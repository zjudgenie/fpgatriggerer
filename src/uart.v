==> flow/design.v <==
module uart
#(
    parameter DELAY_FRAMES = 234  
)
(
    input clk,
    input uart_rx,
    output uart_tx,
    output reg byte_ready,
    output reg [7:0] reg_data_in
);
localparam HALF_DELAY_WAIT = (DELAY_FRAMES / 2);
reg [3:0] rxState = 0;
reg [12:0] rxCounter = 0;
reg [2:0] rxBitNumber = 0;
localparam RX_STATE_IDLE = 0;
localparam RX_STATE_START_BIT = 1;
localparam RX_STATE_READ_WAIT = 2;
localparam RX_STATE_READ = 3;
localparam RX_STATE_STOP_BIT = 5;
always @(posedge clk) begin
    case (rxState)
        RX_STATE_IDLE: begin
            byte_ready <= 0;
            if (uart_rx == 0) begin
                rxState <= RX_STATE_START_BIT;
                rxCounter <= 13'd1;
                rxBitNumber <= 0;
            end
        end 
        RX_STATE_START_BIT: begin
            if (rxCounter == HALF_DELAY_WAIT) begin
                rxState <= RX_STATE_READ_WAIT;
                rxCounter <= 13'd1;
            end else 
                rxCounter <= rxCounter + 13'd1;
        end
        RX_STATE_READ_WAIT: begin
            rxCounter <= rxCounter + 13'd1;
            if ((rxCounter + 1) == DELAY_FRAMES) begin
                rxState <= RX_STATE_READ;
            end
        end
        RX_STATE_READ: begin
            rxCounter <= 13'd1;
            reg_data_in <= {uart_rx, reg_data_in[7:1]};
            rxBitNumber <= rxBitNumber + 13'd1;
            if (rxBitNumber == 3'b111)
                rxState <= RX_STATE_STOP_BIT;
            else
                rxState <= RX_STATE_READ_WAIT;
        end
        RX_STATE_STOP_BIT: begin
            rxCounter <= rxCounter + 13'd1;
            if ((rxCounter + 1) == DELAY_FRAMES) begin
                rxState <= RX_STATE_IDLE;
                rxCounter <= 13'd0;
                byte_ready <= 1;
            end
        end
    endcase
end
reg [3:0] txState = 0;
reg [24:0] txCounter = 0;
reg [7:0] dataOut = 0;
reg txPinRegister = 1;
reg [2:0] txBitNumber = 0;
reg [3:0] txByteCounter = 0;
assign uart_tx = txPinRegister;
localparam MEMORY_LENGTH = 12;
reg [7:0] testMemory [MEMORY_LENGTH-1:0];
initial begin
    testMemory[0] = "L";
    testMemory[1] = "u";
    testMemory[2] = "s";
    testMemory[3] = "h";
    testMemory[4] = "a";
    testMemory[5] = "y";
    testMemory[6] = " ";
    testMemory[7] = "L";
    testMemory[8] = "a";
    testMemory[9] = "b";
    testMemory[10] = "s";
    testMemory[11] = " ";
end
localparam TX_STATE_IDLE = 0;
localparam TX_STATE_START_BIT = 1;
localparam TX_STATE_WRITE = 2;
localparam TX_STATE_STOP_BIT = 3;
always @(posedge clk) begin
    case (txState)
        TX_STATE_IDLE: begin
        end 
        TX_STATE_START_BIT: begin
            txPinRegister <= 0;
            if ((txCounter + 1) == DELAY_FRAMES) begin
                txState <= TX_STATE_WRITE;
                dataOut <= testMemory[txByteCounter];
                txBitNumber <= 0;
                txCounter <= 0;
            end else 
                txCounter <= txCounter + 1;
        end
        TX_STATE_WRITE: begin
            txPinRegister <= dataOut[txBitNumber];
            if ((txCounter + 1) == DELAY_FRAMES) begin
                if (txBitNumber == 3'b111) begin
                    txState <= TX_STATE_STOP_BIT;
                end else begin
                    txState <= TX_STATE_WRITE;
                    txBitNumber <= txBitNumber + 1;
                end
                txCounter <= 0;
            end else 
                txCounter <= txCounter + 1;
        end
        TX_STATE_STOP_BIT: begin
            txPinRegister <= 1;
            if ((txCounter + 1) == DELAY_FRAMES) begin
                if (txByteCounter == MEMORY_LENGTH - 1) begin
                    txState <= TX_STATE_IDLE;
                end else begin
                    txByteCounter <= txByteCounter + 1;
                    txState <= TX_STATE_START_BIT;
                end
                txCounter <= 0;
            end else 
                txCounter <= txCounter + 1;
        end
    endcase      
end
endmodule
---- Step by step through the tools: uart ----
Tool output for the design above, in the order of the flow.
Lines are those of the file above, counted from 1.
Operators carry their Yosys type and port widths (W data, S select, Z words).
Cell names lack the library's common part.
A cell with - has no value.
design
  design top .............................. uart
  clock input ............................. clk
  standard-cell library ................... sky130hd
  library corner .......................... tt_025C_1v80

---- Elaborated design ----
Counts by Yosys on the flattened word-level netlist (proc, flatten, opt, wreduce; memories kept). Register bits leave out memories and registers merged into their read ports (data or address). Print and check cells are left out.
Memory sizes are those after Yosys's memory passes, which may raise the word count (mostly to a power of two), join words into wider ones and drop unused or constant bits.
operators by class
  bitwise logic cells ..................... 1
  shift-type cells ........................ 1
  reduce/logical cells .................... 15
  eq/ne operators ......................... 21
  add/subtract/negate cells ............... 6
  muxes and demuxes ....................... 27
operator list
  kind                     number
  $pmux W13 S5             1
  $mux W25                 2
  $mux W13                 3
  $eq A32 B8 Y1 const B    1
  $mux W4                  7
  $add A25 B1 Y26 const B  1
  $pmux W4 S5              1
  $ne A2 B2 Y1 const B     8
  $eq A4 B2 Y1 const B     4
  $mux W3                  5
  $add A13 B1 Y14 const B  1
  $eq A14 B8 Y1 const B    1
  $add A13 B1 Y13 const B  1
  $eq A13 B7 Y1 const B    1
  $pmux W4 S3              1
  $pmux W3 S2              2
  $reduce_and A2 Y1        4
  $eq A4 B1 Y1 const B     2
  $reduce_and A4 Y1        2
  $shiftx A8 B3 Y1         1
  $reduce_bool A2 Y1       3
  $add A3 B1 Y3 const B    2
  $eq A3 B3 Y1 const B     2
  $reduce_and A5 Y1        1
  $reduce_bool A5 Y1       1
  $add A4 B1 Y4 const B    1
  $eq A4 B3 Y1 const B     1
  $eq A4 B4 Y1 const B     1
Other operator kinds: 8; their cells: 10.
bit counts
  word width x clocked read ports ......... 7
  memories kept ........................... 1
  cells after elaboration ................. 83
  memory bits (read-only) ................. 84
  register bits ........................... 74
  input port bits ......................... 2
memory list
  name        words  bits a word  read ports  write ports  line  RTL
  testMemory  12     7            1           0            71    reg [7:0] testMemory [MEMORY_LENGTH-1:0];

---- Depth ----
Longest topological path by Yosys (ltp), each cell counted once; first at word level (registers and memories cut), then after technology mapping (sequential cells cut; the memories' decode and read muxes count).
depth
  depth in word-level cells ............... 4
  ABC_AREA ................................ 0
  depth in mapped cells ................... 9
  mapped depth without buffers ............ 9

---- Mapped cells and area ----
The flow's flattened synthesis, as Yosys stat reports it; memories are mapped. The netlist is that of the ABC_AREA named above (0 if unset); the other value can give another one.
cells by type
  type      number
  edfxtp_1  70
  xnor2_1   28
  ha_1      15
  nor2_1    40
  nand3_1   24
  xor2_1    12
  nand2_1   27
  inv_1     15
  a21oi_1   11
  nand4_1   8
  nor3_1    10
  nor4_1    8
  and2_1    7
  nor2b_1   7
  nand4b_1  4
  o21ai_0   7
  nand2b_1  5
  mux2i_1   3
Not listed: further types 35, cells in them 54.
synthesis totals
  flip-flop cells ......................... 70
  cell count .............................. 355
  buffers ................................. 9
  chip area (Yosys) ....................... 3,957.5 um^2

---- Path before layout ----
Path of least setup slack by OpenSTA after synthesis, without wires, with an ideal clock, recovery checks aside; 20% of the period is set as input and as output delay. Where synthesis merged equal registers, the netlist keeps one of their names.
timing path post-synthesis
  path kind ............................... register -> register
  start point ............................. reg txCounter[0]
  end point ............................... reg dataOut[0]
  buffers on the path ..................... 0
  arrival time ............................ 2.453 ns
  time at the first pin ................... 0.000 ns
  path slack .............................. 0.767 ns
  data required time ...................... 3.220 ns
  path delay .............................. 2.813 ns
  clock period ............................ 3.58 ns
  driving pins on the path ................ 9
  synthesis period reached ................ 2.813 ns
"path delay" = arrival - input delay + setup time.
"driving pins on the path": output pins that drive a net of the path, with the launching flip-flop's if there is one; two outputs of one cell count as two.
"synthesis period reached" = period - worst setup slack (recovery checks aside). The figure is calculated, with input and output delays left at 20% of the set period.
The rows between start and end are the longest chain of elaborated cells between them; the timing report does not say that the signal goes this way. Where chains are equally long, one stands for them.
Each line given opens the expression or statement behind the cell; cells for indexed reads and writes are added by Yosys, which also makes memories of some case tables.
A register here has more assigning lines than the two given.
between the ends, post-synthesis
  cell sequence ........................... edfxtp_1 > ha_1 > nand4_2 > nor4_1 > xor2_1 > nor4b_2 > nand4bb_1 > or3_4 > nor2_1
  cells in the longest elaborated chain ... 3
  elaborated cells on any way between the ends .. 3
  classes of those cells .................. 1 x add/sub; 1 x eq/ne; 1 x reduce/logical
RTL lines, path post-synthesis
  item               line  RTL
  start, declared    64    reg [24:0] txCounter = 0;
  start, assigned    102   txCounter <= txCounter + 1;
  start, assigned    115   txCounter <= txCounter + 1;
  $add A25 B1 Y26    96    if ((txCounter + 1) == DELAY_FRAMES) begin
  $eq A32 B8 Y1      96
  $reduce_and A2 Y1  -
  end, declared      65    reg [7:0] dataOut = 0;

---- Worst path after layout ----
From the final timing report of run 1: the path of least setup slack in the routed layout; clock arrival at registers is part of the times.
timing path after layout
  path kind ............................... register -> register
  start point ............................. reg txCounter[0]
  end point ............................... reg dataOut[3]
  data required time ...................... 3.76 ns
  time at the first pin ................... 0.34 ns
  clock period ............................ 3.78 ns
  driving pins on the path ................ 9
  arrival time ............................ 3.16 ns
  buffers on the path ..................... 0
  path slack .............................. 0.60 ns
The rows between start and end are the longest chain of elaborated cells between them; the timing report does not say that the signal goes this way. Where chains are equally long, one stands for them.
A register here has more assigning lines than the two given.
between the ends, after layout
  cell sequence ........................... edfxtp_1 > ha_1 > nand4_2 > nor3_1 > nand4b_1 > o311ai_0 > nand3_1 > or3_4 > nor2_1
  cells in the longest elaborated chain ... 3
  elaborated cells on any way between the ends .. 3
  classes of those cells .................. 1 x add/sub; 1 x eq/ne; 1 x reduce/logical
RTL lines, path after layout
  item               line  RTL
  start, declared    64    reg [24:0] txCounter = 0;
  start, assigned    102   txCounter <= txCounter + 1;
  start, assigned    115   txCounter <= txCounter + 1;
  $add A25 B1 Y26    96    if ((txCounter + 1) == DELAY_FRAMES) begin
  $eq A32 B8 Y1      96
  $reduce_and A2 Y1  -
  end, declared      65    reg [7:0] dataOut = 0;

# Flow runs of uart

Design uart on sky130hd. What follows are 2 stored runs of the flow, each under its own settings; their order means nothing. The constraints put input and output delay at 20% of the set period each and load the outputs with 0.01 pF.
"clock period reached" means the clock period less the worst setup slack. The figure is calculated, with input and output delays left at 20% of the set period.
"time used up by the worst setup path" = time allowed to the worst setup path (clock period - input delay - output delay, where it has them) - its slack; a late launch clock adds to it, a late capture clock takes from it.
"power consumption": no workload was simulated; the value follows from the tool's default switching activity.

---- run 1 ----
settings
  period_ns = 3.78
  CAP_MARGIN = 20
  CORE_MARGIN = 2
  CORE_UTILIZATION = 40
  SLEW_MARGIN = 20
results
  clock period reached .................... 3.175 ns
  power consumption ....................... 2.218 mW
  area of the standard cells in the finished layout .. 4,382.9 um^2
  area inside the die boundary ............ 10,705.0 um^2
  time used up by the worst setup path .... 3.18 ns
  worst setup path type ................... register -> register
  worst setup slack after layout .......... 0.605 ns
  chip area in the Yosys report ........... 3,957.5 um^2
  setup total negative slack .............. 0.000 ns
  post-route utilization .................. 0.453
  worst hold slack ........................ 0.455 ns

---- run 2 ----
settings
  period_ns = 2.86
  CORE_UTILIZATION = 43
  PLACE_DENSITY = 0.74
  CELL_PAD_IN_SITES_GLOBAL_PLACEMENT = 1
  CTS_CLUSTER_SIZE = 38
  CTS_CLUSTER_DIAMETER = 286
  CAP_MARGIN = 5
  SLEW_MARGIN = 0
  CORE_MARGIN = 2
results
  chip area in the Yosys report ........... 3,957.5 um^2
  worst setup slack after layout .......... 0.192 ns
  area inside the die boundary ............ 9,987.0 um^2
  post-route utilization .................. 0.511
  worst hold slack ........................ 0.462 ns
  clock period reached .................... 2.668 ns
  area of the standard cells in the finished layout .. 4,633.2 um^2
  setup total negative slack .............. 0.000 ns
  time used up by the worst setup path .... 2.67 ns
  worst setup path type ................... register -> register
  power consumption ....................... 2.998 mW
